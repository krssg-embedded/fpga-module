==> flow/design.v <==
`timescale 1ns / 1ps
module speed4( serial, received, clk, rst_n, Motor1, Motor2, Motor3, Motor4 , brake1, brake2, brake3, brake4, kicker,kickb);
input clk;
input rst_n;
input received;
input wire [7 : 0] serial;
output  [7 : 0] Motor1 ;
output  [7 : 0] Motor2 ;
output  [7 : 0] Motor3 ;
output  [7 : 0] Motor4 ;
output  [7 : 0] kicker ;
output brake1;
output brake2;
output brake3;
output brake4;
output kickb;
reg  [7 : 0] motor1 ;
reg  [7 : 0] motor2 ;
reg  [7 : 0] motor3 ;
reg  [7 : 0] motor4 ;
reg BRAKE1;
reg BRAKE2;
reg BRAKE3;
reg BRAKE4;
reg kickB;
reg [7 : 0] KICKER;
reg [7:0]key;
reg [2 : 0] count=3'b000;
always @ (posedge clk)
	begin
	if (!rst_n)	begin
		motor1 <= 0;
		motor2 <= 0;
		motor3 <= 0;
		motor4 <= 0;
		KICKER <=0;
		count <=0;
		key<=0;
		kickB <=0;
		end
	else	if(received)	begin
			case (count)
			   3'b000 : begin key <= serial;	count <= count + 1;	end		
				3'b001 : if(key == 8'b11111111) begin motor1 <= serial  ;count <= count + 1;end else begin count <=0;end
				3'b010 : if(key == 8'b11111111) begin motor2 <= serial ;count <= count + 1;end else begin count <=0;end
				3'b011 : if(key == 8'b11111111) begin motor3 <= serial ;count <= count + 1;end else begin count <=0;end
				3'b100 : if(key == 8'b11111111) begin motor4 <= serial ;count <= count + 1; end else begin count <=0;end
		      3'b101 : if(key == 8'b11111111) begin KICKER <=serial ; key<=8'b00000000; count <=0;end
			endcase
			end
		if((motor1==8'b00000000)) begin
     BRAKE1<=1;	
       end
	  else begin
	  BRAKE1<=0;	
    	 	  end
			  if((motor2==8'b00000000)) begin
     BRAKE2<=1;	
       end
	  else begin
	  BRAKE2<=0;	
    	 	  end
			  if((motor3==8'b00000000)) begin
     BRAKE3<=1;	
       end
	  else begin
	  BRAKE3<=0;	
    	 	  end
			  if((motor4==8'b00000000)) begin
     BRAKE4<=1;	
       end
	  else begin
	  BRAKE4<=0;	
    	 	  end
		    if( KICKER ==8'b00000000|KICKER ==8'b10000000) begin
			  kickB <= 0;
			  end
			  else kickB <=1;
	end
assign Motor1 = motor1;
assign Motor2 = motor2;
assign Motor3 = motor3;
assign Motor4 = motor4;
assign kicker =KICKER;
assign brake1 =BRAKE1;
assign brake2 =BRAKE2;
assign brake3 =BRAKE3;
assign brake4 =BRAKE4;
assign kickb =kickB;
endmodule 
# Reports on speed4
# The steps from the RTL of speed4 to its reports follow in flow order.
# Line numbers count from 1 in the design file above.
# Operators carry their Yosys type and port widths (W data, S select, Z words).
# Cell names lack the library's common part.
# The mark - stands for no value.
[inputs] design="speed4" clock_port="clk" lib="sky130hd" corner="tt_025C_1v80"

# After elaboration
# Counts by Yosys on the flattened word-level netlist (proc, flatten, opt, wreduce; memories kept). Register bits leave out memories and registers merged into their read ports (data or address). Print and check cells are left out. Cells with the same type and inputs are merged into one.
[word_totals] register_bits=56 input_bits=11 out_inout_bits=45
[classes] addsub=1 equal=8 muxes=10 logic=1 reduce_logical=16
[op_table] op="$logic_not A8 Y1" n=5
[op_table] op="$reduce_and A3 Y1" n=7
[op_table] op="$eq A8 B8 Y1 const B" n=2
[op_table] op="$pmux W8 S2" n=1
[op_table] op="$pmux W3 S3" n=1
[op_table] op="$mux W8" n=1
[op_table] op="$eq A3 B2 Y1 const B" n=2
[op_table] op="$eq A3 B3 Y1 const B" n=2
[op_table] op="$reduce_bool A6 Y1" n=1
[op_table] op="$mux W3" n=2
[op_table] op="$mux W1" n=5
[op_table] op="$reduce_or A4 Y1" n=1
[op_table] op="$add A3 B1 Y3 const B" n=1
[op_table] op="$eq A3 B1 Y1 const B" n=1
[op_table] op="$logic_not A3 Y1" n=1
[op_table] op="$ne A2 B2 Y1 const B" n=1
[op_table] op="$reduce_bool A2 Y1" n=1
[op_table] op="$or A1 B1 Y1" n=1

# Logic depth
# Yosys ltp: most cells in a row. Word level: on the elaborated netlist, between registers, memories and ports. Mapped: between sequential cells and ports; inverters and the memories' decode and read muxes count.
[logic_depth] word_depth=3 ABC_AREA=0 ltp_mapped=6

# Netlist
# Yosys stat after the flow's synthesis: flattened, memories mapped to cells. It holds for the ABC_AREA given above (unset counts as 0); a run with the other value may have another netlist.
[types] cell_type="dfxtp_1" n=56 type_area_um2=1.12E+03
[types] cell_type="mux2i_1" n=41 type_area_um2=410.394
[types] cell_type="nand2_1" n=51 type_area_um2=191.434
[types] cell_type="a21boi_0" n=9 type_area_um2=67.565
[types] cell_type="or4_1" n=9 type_area_um2=67.565
[types] cell_type="ha_1" n=5 type_area_um2=62.56
[types] cell_type="o21a_1" n=8 type_area_um2=60.058
[types] cell_type="and3_1" n=8 type_area_um2=50.048
[types] cell_type="o32ai_2" n=2 type_area_um2=32.531
[types] cell_type="clkbuf_1" n=8 type_area_um2=30.029
[types] cell_type="nor2_1" n=6 type_area_um2=22.522
[types] cell_type="nand3_1" n=4 type_area_um2=20.019
[types] cell_type="and4_1" n=2 type_area_um2=17.517
[types] cell_type="nor3_4" n=1 type_area_um2=16.266
[types] cell_type="inv_1" n=4 type_area_um2=15.014
[types] cell_type="nand4_1" n=2 type_area_um2=12.512
[types] cell_type="nor2_2" n=2 type_area_um2=12.512
[types] cell_type="o22ai_1" n=2 type_area_um2=12.512
# Other cell types: 9; their cells: 10.
[mapped] mapped_cells=230 area_um2=2290.9 seq_area_um2=1121.1 ffs=56 buffers=10

# Path before layout
# OpenSTA on the mapped netlist: ideal clock, no wires. The path of least setup slack (recovery checks aside). Input and output delay are each 20% of the period. Register names are those of the netlist, which keeps one name where synthesis merged equal registers.
[synth_path] path_type="flip-flop to flip-flop" from="register count[2]" to="register count[0]" clock_period_ns=2.11 arrival_ns=1.790 setup_slack_ns=0.187 delay_ns=1.923 stages=7 path_buffers=0 period_less_setup_slack_ns=1.923
# "delay_ns" is the arrival time less input delay plus setup time.
# "stages" counts driving pins, that of a launching flip-flop among them; a cell with two outputs on the path counts twice.
# "period_less_setup_slack_ns" = period - worst setup slack (recovery checks aside). The figure is calculated, with input and output delays left at 20% of the set period.
# Between the ends stands the longest chain of elaborated cells between them, by number of cells; it is not shown to be the way that was timed. Of several equally long chains one is given.
# A line is the first line of the expression or statement that the cell stems from. Yosys adds cells for indexed reads and writes and turns some case tables into memories.
# At most two assigning lines are given for a register; there are more.
[synth_between] cell_sequence="dfxtp_1 inv_1 ha_1 or4_1 o31ai_2 mux2i_1 o22ai_1" elab_chain_len=3
[synth_rtl] element="from (decl)" line_no=28 text="reg [2 : 0] count=3'b000;"
[synth_rtl] element="from (assign)" line_no=37 text="count <=0;"
[synth_rtl] element="from (assign)" line_no=43 text="3'b000 : begin key <= serial; count <= count + 1; end"
[synth_rtl] element="$eq A3 B3 Y1" line_no=42 text="case (count)"
[synth_rtl] element="$reduce_or A4 Y1"
[synth_rtl] element="$pmux W3 S3" line_no=42
[synth_rtl] element="to (assign)" line_no=43
[synth_rtl] element="to (assign)" line_no=44 text="3'b001 : if(key == 8'b11111111) begin motor1 <= serial ;count <= count + 1;end else begin count <=0;end"
[synth_rtl] element="to (decl)" line_no=28

# Timing after layout
# Path of least setup slack in the final report of entry A (OpenROAD, finished layout, wires in). Where an end is a register, its clock arrival counts in the times.
[layout_path] path_type="flip-flop to flip-flop" from="register count[0]" to="register count[2]" clock_period_ns=1.64 arrival_ns=1.91 setup_slack_ns=-0.07 stages=7 path_buffers=0
# Between the ends stands the longest chain of elaborated cells between them, by number of cells; it is not shown to be the way that was timed. Of several equally long chains one is given.
# At most two assigning lines are given for a register; there are more.
[layout_between] cell_sequence="dfxtp_4 ha_4 ha_4 or4_4 o31ai_4 mux2i_2 o32ai_2" elab_chain_len=3
[layout_rtl] element="from (decl)" line_no=28 text="reg [2 : 0] count=3'b000;"
[layout_rtl] element="from (assign)" line_no=37 text="count <=0;"
[layout_rtl] element="from (assign)" line_no=43 text="3'b000 : begin key <= serial; count <= count + 1; end"
[layout_rtl] element="$add A3 B1 Y3" line_no=44 text="3'b001 : if(key == 8'b11111111) begin motor1 <= serial ;count <= count + 1;end else begin count <=0;end"
[layout_rtl] element="$mux W3" line_no=44
[layout_rtl] element="$pmux W3 S3" line_no=42 text="case (count)"
[layout_rtl] element="to (assign)" line_no=43
[layout_rtl] element="to (assign)" line_no=44
[layout_rtl] element="to (decl)" line_no=28

FLOW RESULTS
============

Flow measurements of speed4 on sky130hd: 2 stored runs with different settings, listed in no order. Input and output delays are each 20% of the period that was set; the output load is 0.01 pF.
"achieved clock period" = clock period - worst setup slack. The figure is calculated, with input and output delays left at 20% of the set period.
"worst setup path time" = time allowed to the worst setup path (clock period - input delay - output delay, where it has them) - its slack; a late launch clock adds to it, a late capture clock takes from it.
By "power" is meant OpenSTA's value without simulated activity: inputs other than the clock are taken to toggle once in ten clock periods, and the tool carries that through the logic.
[entry A] settings: period_ns=1.64, CAP_MARGIN=20, CORE_MARGIN=2, CORE_UTILIZATION=40, SLEW_MARGIN=20
[entry A] result: chip area after synthesis (Yosys) 2290.9 sq um, die area 6348.9 sq um, standard-cell area of the final layout 3268.1 sq um, utilization 59.4 %, worst setup slack after layout -0.075 ns, total negative slack -0.212 ns, worst hold slack 0.430 ns, power 2.878 mW, achieved clock period 1.715 ns, worst setup path time 1.71 ns, worst setup path kind flip-flop to flip-flop
[entry B] settings: period_ns=1.43, CORE_UTILIZATION=37, SETUP_SLACK_MARGIN=0.09, CORE_MARGIN=6, CELL_PAD_IN_SITES_GLOBAL_PLACEMENT=3, ABC_AREA=1, CTS_CLUSTER_SIZE=28, MAX_ROUTING_LAYER=met5, CAP_MARGIN=20, SLEW_MARGIN=20
[entry B] result: did not finish, placement stopped with GPL-0301

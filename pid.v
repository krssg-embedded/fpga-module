==> flow/design.v <==
`timescale 1ns / 1ps
module pid(Pwm, enc, set_val, clk, rst_n);
	parameter N = 8;
	output [N-1 : 0] Pwm; 
	input [N-1 : 0] enc; 
	input [N-1 : 0] set_val;
	input clk;
	input rst_n;
		reg [N-1 : 0] pwm; 
	reg signed [N-1 : 0] k1=17 ;				 
	reg signed [N-1 : 0] k2=14 ;				 
	reg signed [N-1 : 0] k3=0  ;				 
	reg signed [N-1 : 0] error;
	integer pwm_mid;
	integer pwm_old ;
	integer e_prev[1:2];
	integer actual ;
	integer target ;
always @ (posedge clk)
	begin
	 if(set_val[N-1])
		begin
			target[31 : N-1] <= {(33 - N){1}};
			target[N-2 : 0] <= set_val[N-2 : 0];
		end
	 else
		begin
			target[31 : N-1] <= {(33 - N){0}};
			target[N-2 : 0] <= set_val[N-2 : 0];
		end
	 if(enc[N-1])
		begin
			actual[31 : N-1] <= {(33 - N){1}};
			actual[N-2 : 0] <= enc[N-2 : 0];
		end
	 else
		begin
			actual[31 : N-1] <= {(33 - N){0}};
			actual[N-2 : 0] <= enc[N-2 : 0];
		end
	end
reg [17:0] ticker ;
wire click ;
always @ (posedge clk)
	begin
	 if(!rst_n)	ticker <= 0;
	 else if(ticker == 55609) 								 
		ticker <= 0;
	 else 
		ticker <= ticker + 1;
	end
assign click = ((ticker == 55608)||(ticker == 55609) ? 1'b1 : 1'b0);  
	always @ (posedge clk)
	begin
		error <= target - actual ;
		if (!rst_n)
		 begin
			pwm_old <= 0;
			e_prev[1] <= 0;
			e_prev[2] <= 0; 
		 end
		else if (click)
		 begin
			e_prev[2] <= e_prev[1];
			e_prev[1] <= error;
			pwm_old <= pwm_mid;
			pwm_mid <= pwm_old + k1*error - k2*e_prev[1] + k3*e_prev[2];		 
			if(pwm_mid[31])	pwm <= 0;
			else if(pwm_mid > 127) pwm <= 127;
			else pwm[N-1 : 0] <= pwm_mid[N-1 : 0] ;
		 end
	end
	assign Pwm = pwm;
endmodule 
Tool chain data of pid --
Tool output for the design above, in the order of the flow. Lines are those of the file above, counted from 1. Operators carry their Yosys type and port widths (W data, S select, Z words). Library cell names are shortened. Not given: n/a
Set-up: top pid, clock port clk, standard-cell library sky130hd, corner tt_025C_1v80

Elaborated design --
Source: Yosys, flattened and elaborated. Widths are those after wreduce. Registers that Yosys merges into a memory's read port (data or address) are not register bits. Print and check cells do not count. Equal cells are merged and count once.
Word-level totals: output and inout port bits 8, cells after elaboration 27, clocked read ports x word width 0, memory bits (writable) 0, latch bits 0, bits in read-only memories 0, memory cells 0, register bits after elaboration 122
Operators by class: shifts and indexed selects 0, eq/ne operators 2, multiplexer cells 4, reductions and logical operators 4, $lt $le $gt $ge 1, bitwise logic cells 1, divide/modulo/power cells 0, multipliers 2, add/sub/neg operators 4
Operators with widths (count):
- $mul A6 B8 Y14 const A | 1
- $mul A4 B8 Y12 const A | 1
- $eq A18 B16 Y1 const B | 2
- $sub A32 B13 Y32 | 1
- $add A32 B14 Y32 | 1
- $gt A32 B8 Y1 const B | 1
- $add A18 B1 Y18 const B | 1
- $sub A8 B8 Y8 | 1
- $mux W7 | 1
- $reduce_or A2 Y1 | 2
- $mux W1 | 3
- $reduce_and A2 Y1 | 1
- $logic_or A1 B1 Y1 | 1
- $not A1 Y1 | 1

Depth --
Yosys ltp: most cells in a row. Word level: on the elaborated netlist, between registers, memories and ports. Mapped: between sequential cells and ports; inverters and the memories' decode and read muxes count.
Logic depth: depth after elaboration 4, ABC_AREA 0, gate-level depth with buffers 28

Mapped cells and area --
The flow's flattened synthesis, as Yosys stat reports it; memories are mapped. The netlist is that of the ABC_AREA named above (0 if unset); the other value can give another one.
Synthesis totals: cell count 945, flip-flops 122, area of sequential cells 2842.7 um^2, buffers 21, synthesis area 8812.2 um^2
Cell types:
- dfxtp_1 | count 82, total area 1.64E+03 um^2
- ha_1 | count 129, total area 1.61E+03 um^2
- edfxtp_1 | count 40, total area 1.2E+03 um^2
- fa_1 | count 45, total area 900.864 um^2
- inv_1 | count 145, total area 544.272 um^2
- nand2_1 | count 108, total area 405.389 um^2
- xnor2_1 | count 39, total area 341.578 um^2
- nor2_1 | count 71, total area 266.506 um^2
- xor2_1 | count 28, total area 245.235 um^2
- a21boi_0 | count 29, total area 217.709 um^2
- a21oi_1 | count 33, total area 165.158 um^2
- o21ai_0 | count 24, total area 120.115 um^2
- a21o_1 | count 14, total area 105.101 um^2
- a21boi_1 | count 12, total area 90.086 um^2
- nand4_1 | count 13, total area 81.328 um^2
- or2_2 | count 13, total area 81.328 um^2
- nand3_1 | count 13, total area 65.062 um^2
- nor2b_1 | count 10, total area 62.56 um^2
Not listed: further types 41, cells in them 97.

Worst setup path after synthesis --
OpenSTA on the mapped netlist: ideal clock, no wires. The path of least setup slack (recovery checks aside). Input and output delay are each 20% of the period. Register names are those of the netlist, which keeps one name where synthesis merged equal registers.
Timing path after synthesis: path kind flip-flop to flip-flop, start point reg e_prev[1][1], end point reg pwm_mid[23], required time 5.440 ns, library setup time 0.180 ns, arrival 5.911 ns, launch time at the first pin 0.000 ns, setup slack -0.471 ns, path delay 6.091 ns, stages on the path 25, path buffers 0, clock period 5.62 ns, period reached after synthesis 6.091 ns
"path delay" is the arrival time less input delay plus setup time. "stages on the path": output pins that drive a net of the path, with the launching flip-flop's if there is one; two outputs of one cell count as two. "period reached after synthesis" is the clock period less the worst setup slack; recovery checks do not enter. This is arithmetic on one report: input and output delays are still those of the set period (20% each). Between the ends stands the longest chain of elaborated cells between them, by number of cells; it is not shown to be the way that was timed. Of several equally long chains one is given. Each line given opens the expression or statement behind the cell; cells for indexed reads and writes are added by Yosys, which also makes memories of some case tables.
On the way, after synthesis: path through dfxtp_1 -> ha_1 -> xor2_1 -> ha_1 -> ha_1 -> a31o_2 -> a21oi_1 -> o2111ai_1 -> a21oi_1 -> nor2_1 -> o21a_1 -> xnor2_1 -> fa_1 -> inv_1 -> fa_1 -> fa_1 -> inv_1 -> ha_1 -> and4_4 -> a21oi_1 -> a21oi_1 -> nor3_2 -> o21ba_2 -> or4b_1 -> o311ai_1, length of the longest elaborated chain 2, elaborated cells between the ends (all ways) 2
RTL lines, path after synthesis:
- from (decl) | line 16 | integer e_prev[1:2];
- from (assign) | line 59 | e_prev[1] <= 0;
- from (assign) | line 65 | e_prev[1] <= error;
- $mul A4 B8 Y12 | line 67 | pwm_mid <= pwm_old + k1*error - k2*e_prev[1] + k3*e_prev[2];
- $sub A32 B13 Y32 | line 67
- to (assign) | line 67
- to (decl) | line 14 | integer pwm_mid;

Path in the finished layout --
Path of least setup slack in the final report of entry A (OpenROAD, finished layout, wires in). Where an end is a register, its clock arrival counts in the times.
Timing path after layout: path kind flip-flop to flip-flop, start point reg e_prev[1][2], end point reg pwm_mid[29], setup slack -1.79 ns, arrival 6.05 ns, stages on the path 28, library setup time 0.25 ns, path buffers 1, clock period 4.09 ns, launch time at the first pin 0.43 ns, required time 4.26 ns
Between the ends stands the longest chain of elaborated cells between them, by number of cells; it is not shown to be the way that was timed. Of several equally long chains one is given.
On the way, after layout: path through dfxtp_4 -> ha_4 -> xor2_2 -> ha_4 -> inv_2 -> fa_2 -> inv_2 -> a21oi_2 -> o21bai_1 -> a21oi_1 -> o21ai_1 -> a21o_1 -> xnor2_2 -> ha_4 -> fa_1 -> inv_1 -> fa_1 -> fa_1 -> inv_2 -> ha_4 -> and4_4 -> nand2_2 -> and4bb_2 -> nor3_4 -> o21ba_4 -> buf_4 -> o31ai_4 -> xor2_1, length of the longest elaborated chain 2, elaborated cells between the ends (all ways) 2
RTL lines, path after layout:
- from (decl) | line 16 | integer e_prev[1:2];
- from (assign) | line 59 | e_prev[1] <= 0;
- from (assign) | line 65 | e_prev[1] <= error;
- $mul A4 B8 Y12 | line 67 | pwm_mid <= pwm_old + k1*error - k2*e_prev[1] + k3*e_prev[2];
- $sub A32 B13 Y32 | line 67
- to (assign) | line 67
- to (decl) | line 14 | integer pwm_mid;

Memo
Re: implementation data of pid

Record of 2 stored runs of the RTL-to-layout flow on pid, platform sky130hd. The runs are unordered. Constraints: input delay and output delay 20% of the set period each, output load 0.01 pF.
"clock period achieved" = clock period - worst setup slack. The figure is calculated, with input and output delays left at 20% of the set period.
By "time of the worst setup path" is meant the share of the clock period that the worst setup path is allowed (20% is reserved at inputs, 20% at outputs), minus its slack. Clock arrival times at its registers enter into it.
"overall power" is the tool's figure for a default switching activity; nothing was simulated.

* Entry A | settings: period_ns 4.09; CAP_MARGIN 20; CORE_MARGIN 2; CORE_UTILIZATION 40; SLEW_MARGIN 20 | results: overall die area 23233.4 um^2; worst hold slack in the final report 0.453 ns; total negative setup slack -40.852 ns; setup slack of the critical path -1.790 ns; overall power 8689 µW; utilization after routing 55.4%; synthesized cell area 8812.2 um^2; time of the worst setup path 5.88 ns; worst setup path kind flip-flop to flip-flop; clock period achieved 5.880 ns; standard-cell area after layout 12060.3 um^2
* Entry B | settings: period_ns 8.68; CORE_UTILIZATION 45; PLACE_DENSITY_LB_ADDON 0.04; CORE_MARGIN 6; CELL_PAD_IN_SITES_DETAIL_PLACEMENT 2; TNS_END_PERCENT 95; GPL_TIMING_DRIVEN 1; CTS_CLUSTER_SIZE 22; CTS_CLUSTER_DIAMETER 255; SLEW_MARGIN 25; MAX_ROUTING_LAYER met5; CAP_MARGIN 20 | results: overall die area 23085.8 um^2; worst hold slack in the final report 0.463 ns; total negative setup slack 0.000 ns; setup slack of the critical path 1.357 ns; overall power 3140 µW; utilization after routing 52.4%; synthesized cell area 8812.2 um^2; time of the worst setup path 7.32 ns; worst setup path kind flip-flop to flip-flop; clock period achieved 7.323 ns; standard-cell area after layout 9942.0 um^2
